==> flow/design.v <==
`timescale 1ns / 1ps
module code(input clk, p1,p2,p3,show,reset,output reg [6:0] s1,s2,s3,output reg led1 , led2 , led3,led4,ledc1 , ledc2,ledc3);
wire [6:0] d1,d2,d3;
reg c1,c2,c3;
reg [1:0] win;
reg [2:0] count1,count2,count3;
wire Q1,Q2,Q3,Qe,pp1,pp2,pp3;
wire [2:0] d_count1,d_count2,d_count3;
wire enb1,enb2,enb3;
initial begin
c2 =0;
c1 = 0;
c3 =0;
led1 =1'b0;
led2 = 1'b0;
led3 = 1'b0; 
ledc1 = 1'b0;
ledc2 = 1'b0;
ledc3 = 1'b0;
count1 = 3'b000;
count2 = 3'b000;
count3 = 3'b000;
end
assign pp1 = (p1 && ~c1);
always @(posedge clk)
begin
c1 <= p1;
end
assign Q1 = c1;
assign enb1 = (pp1 &&( ~show && ((~pp2 && ~pp3) && (~p2 && ~p3))));
assign d_count1 =enb1? count1 +1: count1;
always @ (posedge clk)
begin
if (reset && ~show)
count1 = 3'b0;
else
count1 <= d_count1;
if (p1 && (~p2 && (~p3 && ~show)) )
begin
ledc1 = 1'b1;
end
else if (~p1)
ledc1 = 1'b0;
end
segment o1 (count1,d1);
assign pp2 = (p2 && ~c2);
always @(posedge clk)
begin
c2 <= p2;
end
assign Q2 = c2;
assign enb2 = (pp2 &&((~show && (~pp1 && ~pp1) && (~p1 && ~p3))));
assign d_count2 =enb2? count2 +1: count2;
always @ (posedge clk)
begin
if (reset && ~show)
count2 = 3'b0;
else
count2 <= d_count2;
if (p2 && (~p1 && (~p3 && ~show )))
begin
ledc2 = 1'b1;
end
else if (~p2)
ledc2 = 1'b0;
end
segment o2 (count2,d2);
assign pp3 = (p3 && ~c3);
always @(posedge clk)
begin
c3 <= p3;
end
assign Q3 = c3;
assign enb3 = (pp3 &&( ~show && ( (~pp1 && ~pp2) && (~p1 && ~p2))));
assign d_count3 =enb3? count3 +1: count3;
always @ (posedge clk)
begin
if (reset && ~show)
count3 = 3'b0;
else
count3 <= d_count3;
if (p3 && (~p2 && (~p1 && ~show)) )
begin
ledc3 = 1'b1;
end
else if (~p3)
ledc3 = 1'b0;
end
segment o3 (count3,d3);
always @ (posedge clk)
begin 
if (show)
begin
s1 = d1;
s2 = d2;
s3 =d3;
win = (count1 >= count2)? ((count1 >= count3) ? 2'b00:2'b10): ((count2 >= count3)? 2'b01 : 2'b10); 
case (win)
2'b00 : led1 = 1'b1;
2'b01 : led2 = 1'b1;
2'b10 : led3 = 1'b1;
default : led4 = 1'b1;
endcase
end
else 
begin
s1 = 7'b0;
s2 = 7'b0;
s3 = 7'b0;
led1 = 1'b0;
led2= 1'b0;
led3 = 1'b0;
end
end
endmodule
`timescale 1ns / 1ps
module segment(input [2:0] count,output reg [6:0] display);
    always @(count)
    begin
        case (count)
            0 : display = 7'b1111110;
            1 : display = 7'b0110000;
            2 : display = 7'b1101101;
            3 : display = 7'b1111001;
            4 : display = 7'b0110011;
            5 : display = 7'b1011011;
            6 : display = 7'b1011111;
            7 : display = 7'b1110000;
            default : display = 7'b1111111;
        endcase
    end
endmodule
Step by step through the tools: code. The steps from the RTL of code to its reports follow in flow order. Lines are those of the file above, counted from 1. Operators: Yosys type, input widths -> output width; for muxes data width and select width s. A cell with -- has no value.

Top module: code. Clock: clk. Library: sky130hd. Corner: tt_025C_1v80.

Word level. Yosys after proc, flatten, opt, wreduce and memory -nomap, before mapping. Enables and synchronous resets that opt folds into registers are not counted as muxes. Memory bits, and registers merged into a memory's read port (data or address), are not among the register bits. Print and check cells are not counted. Yosys's memory passes give these memory sizes; they may raise the number of words (mostly to a power of two), join words into wider ones and drop unused or constant bits.

For bitwise logic cells the number is 10. The entry for muxes and demuxes reads 3. For reductions and logical operators the number is 30. The figure for $lt $le $gt $ge is 3. For $add $sub $neg the number is 3. The figure for equality and inequality tests is 2.

Operators with widths (count): $logic_and 1x1->1 (26); $not 1->1 (10); $add 3x1->3 const B (3); $ge 3x3->1 (3); $mux 2 (3); $logic_not 1->1 (3); $eq 2x1->1 const B (1); $eq 2x2->1 const B (1); $logic_not 2->1 (1).

Output and inout bits: 28. The entry for memories kept reads 3. Under input bits stands 6. The figure for bits in registers is 18. Under word width x clocked read ports stands 21. The figure for memory bits (read-only) is 168. The entry for word-level cells reads 66.

Memory list: (no name shown) (depth 8, width 7, rd ports 1, write ports 0, line 120) `case (count)`; (no name shown) (depth 8, width 7, rd ports 1, write ports 0, line 120); (no name shown) (depth 8, width 7, rd ports 1, write ports 0, line 120).

Depth. Longest topological path by Yosys (ltp), each cell counted once; first at word level (registers and memories cut), then after technology mapping (sequential cells cut; the memories' decode and read muxes count).

The figure for word-level depth is 7. For ABC_AREA the number is 0. For depth in mapped cells the number is 6.

Synthesis result. The flow's flattened synthesis, as Yosys stat reports it; memories are mapped. The netlist is that of the ABC_AREA named above (0 if unset); the other value can give another one.

The figure for mapped flip-flops is 39. The figure for cell count is 170. The entry for synthesis area reads 1774.2 um2. Under buffers stands 4.

Cells by type: sky130_fd_sc_hd__dfxtp_1 (count 39, area in all 780.749 um2); sky130_fd_sc_hd__ha_1 (count 30, area in all 375.36 um2); sky130_fd_sc_hd__o21a_1 (count 10, area in all 75.072 um2); sky130_fd_sc_hd__a21boi_0 (count 8, area in all 60.058 um2); sky130_fd_sc_hd__inv_1 (count 15, area in all 56.304 um2); sky130_fd_sc_hd__nor2b_1 (count 9, area in all 56.304 um2); sky130_fd_sc_hd__a21oi_1 (count 11, area in all 55.053 um2); sky130_fd_sc_hd__xnor2_1 (count 6, area in all 52.55 um2); sky130_fd_sc_hd__nor2_1 (count 11, area in all 41.29 um2); sky130_fd_sc_hd__mux2i_1 (count 4, area in all 40.038 um2); sky130_fd_sc_hd__nor3_2 (count 3, area in all 30.029 um2); sky130_fd_sc_hd__nand4b_1 (count 3, area in all 26.275 um2); sky130_fd_sc_hd__o21ai_0 (count 5, area in all 25.024 um2); sky130_fd_sc_hd__buf_4 (count 3, area in all 22.522 um2); sky130_fd_sc_hd__nand3b_1 (count 3, area in all 22.522 um2); sky130_fd_sc_hd__o211a_1 (count 2, area in all 20.019 um2); sky130_fd_sc_hd__nand2_1 (count 5, area in all 18.768 um2); sky130_fd_sc_hd__o21ai_2 (count 1, area in all 8.758 um2).

Other cell types: 2; their cells: 2. The figures by module come from a second, unflattened synthesis with its own total; it is not the netlist above.

Under cells (unflattened synthesis) stands 192. The entry for area (unflattened synthesis) reads 1881.8 um2.

Each row is one instance without its submodules.

By module: code (sequential area 780.7 um2, instances 1, cells 135, area 1461.4 um2); segment (sequential area 0.0 um2, instances 3, cells 19, area 140.1 um2).

Worst setup path after synthesis. Source: OpenSTA report_checks on the synthesized netlist (no wires, ideal clock, input and output delay 20% of the period each), path of least setup slack; recovery checks are left aside. Register names are those of the netlist, which keeps one name where synthesis merged equal registers.

Kind: register -> register. Start point: reg count2[2]. End point: reg led3. Under data arrival time stands 1.329 ns. Buffers on the path: 0. The entry for launch time at the first pin reads 0.000 ns. The entry for driving pins on the path reads 7. The figure for path slack is 0.436 ns. The entry for period reads 1.88 ns. For delay of the path the number is 1.444 ns. Period reached after synthesis: 1.444 ns.

"delay of the path" is the arrival time less input delay plus setup time. "driving pins on the path" counts driving pins, that of a launching flip-flop among them; a cell with two outputs on the path counts twice. "period reached after synthesis" is the clock period less the worst setup slack; recovery checks do not enter. This is arithmetic on one report: input and output delays are still those of the set period (20% each). The rows between start and end are the longest chain of elaborated cells between them; the timing report does not say that the signal goes this way. Where chains are equally long, one stands for them. Each line given opens the expression or statement behind the cell; cells for indexed reads and writes are added by Yosys, which also makes memories of some case tables.

Path through: sky130_fd_sc_hd__dfxtp_1 -> sky130_fd_sc_hd__inv_1 -> sky130_fd_sc_hd__ha_1 -> sky130_fd_sc_hd__a21oi_1 -> sky130_fd_sc_hd__o21ai_2 -> sky130_fd_sc_hd__mux2i_1 -> sky130_fd_sc_hd__o21a_1. Cells in the longest elaborated chain: 4.

Ends and longest elaborated chain, post-synthesis: start, declared (line 6) `reg [2:0] count1,count2,count3;`; start, assigned (line 57) `count2 = 3'b0;`; start, assigned (line 59) `count2 <= d_count2;`; $ge 3x3->1 (line 97) `win = (count1 >= count2)? ((count1 >= count3) ? 2'b00:2'b10): ((count2 >= count3)? 2'b01 : 2'b10);`; $mux 2 (2 in a row) (line 97); $eq 2x2->1 (line 98) `case (win)`; end, assigned (line 101) `2'b10 : led3 = 1'b1;`; end, assigned (line 112) `led3 = 1'b0;`; end, declared (line 2) `module code(input clk, p1,p2,p3,show,reset,output reg [6:0] s1,s2,s3,output reg led1 , led2 , led3,led4,ledc1 ...`.

Worst path after layout. From the final timing report of flow run 2: the path of least setup slack in the routed layout; clock arrival at registers is part of the times.

Kind: register -> register. Start point: reg count2[2]. End point: reg led3. The entry for period reads 1.29 ns. The figure for path slack is -0.01 ns. The entry for driving pins on the path reads 7. Buffers on the path: 0. The entry for launch time at the first pin reads 0.29 ns. Under data arrival time stands 1.54 ns.

The rows between start and end are the longest chain of elaborated cells between them; the timing report does not say that the signal goes this way. Where chains are equally long, one stands for them.

Path through: sky130_fd_sc_hd__dfxtp_4 -> sky130_fd_sc_hd__inv_4 -> sky130_fd_sc_hd__ha_4 -> sky130_fd_sc_hd__nand2_4 -> sky130_fd_sc_hd__o21ai_4 -> sky130_fd_sc_hd__mux2i_1 -> sky130_fd_sc_hd__o21a_1. Cells in the longest elaborated chain: 4.

Ends and longest elaborated chain, after layout: start, declared (line 6) `reg [2:0] count1,count2,count3;`; start, assigned (line 57) `count2 = 3'b0;`; start, assigned (line 59) `count2 <= d_count2;`; $ge 3x3->1 (line 97) `win = (count1 >= count2)? ((count1 >= count3) ? 2'b00:2'b10): ((count2 >= count3)? 2'b01 : 2'b10);`; $mux 2 (2 in a row) (line 97); $eq 2x2->1 (line 98) `case (win)`; end, assigned (line 101) `2'b10 : led3 = 1'b1;`; end, assigned (line 112) `led3 = 1'b0;`; end, declared (line 2) `module code(input clk, p1,p2,p3,show,reset,output reg [6:0] s1,s2,s3,output reg led1 , led2 , led3,led4,ledc1 ...`.

# Flow runs of code

Flow measurements of code on sky130hd: 2 stored runs with different settings, listed in no order. Input and output delays are each 20% of the period that was set; the output load is 0.01 pF. "critical setup path time" means the part of the period allowed to the worst setup path (the constraints hold back 20% at inputs and 20% at outputs) less its slack; where the path has registers, the arrival times of their clocks count too. "power" is the tool's figure for a default switching activity; nothing was simulated.

Flow run 1 has these settings: period_ns 2.71; CORE_UTILIZATION 63; CELL_PAD_IN_SITES_GLOBAL_PLACEMENT 2; CTS_CLUSTER_SIZE 40; CAP_MARGIN 10; SLEW_MARGIN 15; MIN_ROUTING_LAYER met1; CORE_MARGIN 2. Outcome: stopped before the end: placement reported GPL-0301.

Flow run 2 has these settings: period_ns 1.29; CORE_UTILIZATION 27; PLACE_DENSITY_LB_ADDON 0.01; ABC_AREA 0; GPL_TIMING_DRIVEN 1; CTS_CLUSTER_SIZE 92; CAP_MARGIN 20; CORE_MARGIN 2; SLEW_MARGIN 20. For the area of the synthesized netlist the run shows 1,774.2 um2. The die size is 7,235.2 um2. The standard-cell area after layout comes to 2,645.0 um2. For the utilization after routing the run shows 41.7%. The worst setup slack after layout reads -0.009 ns. The summed negative setup slack comes to -0.015 ns. The worst hold slack comes to 0.312 ns. The power is 2,753 uW. The critical setup path time reads 1.30 ns. Worst setup path type: register -> register.
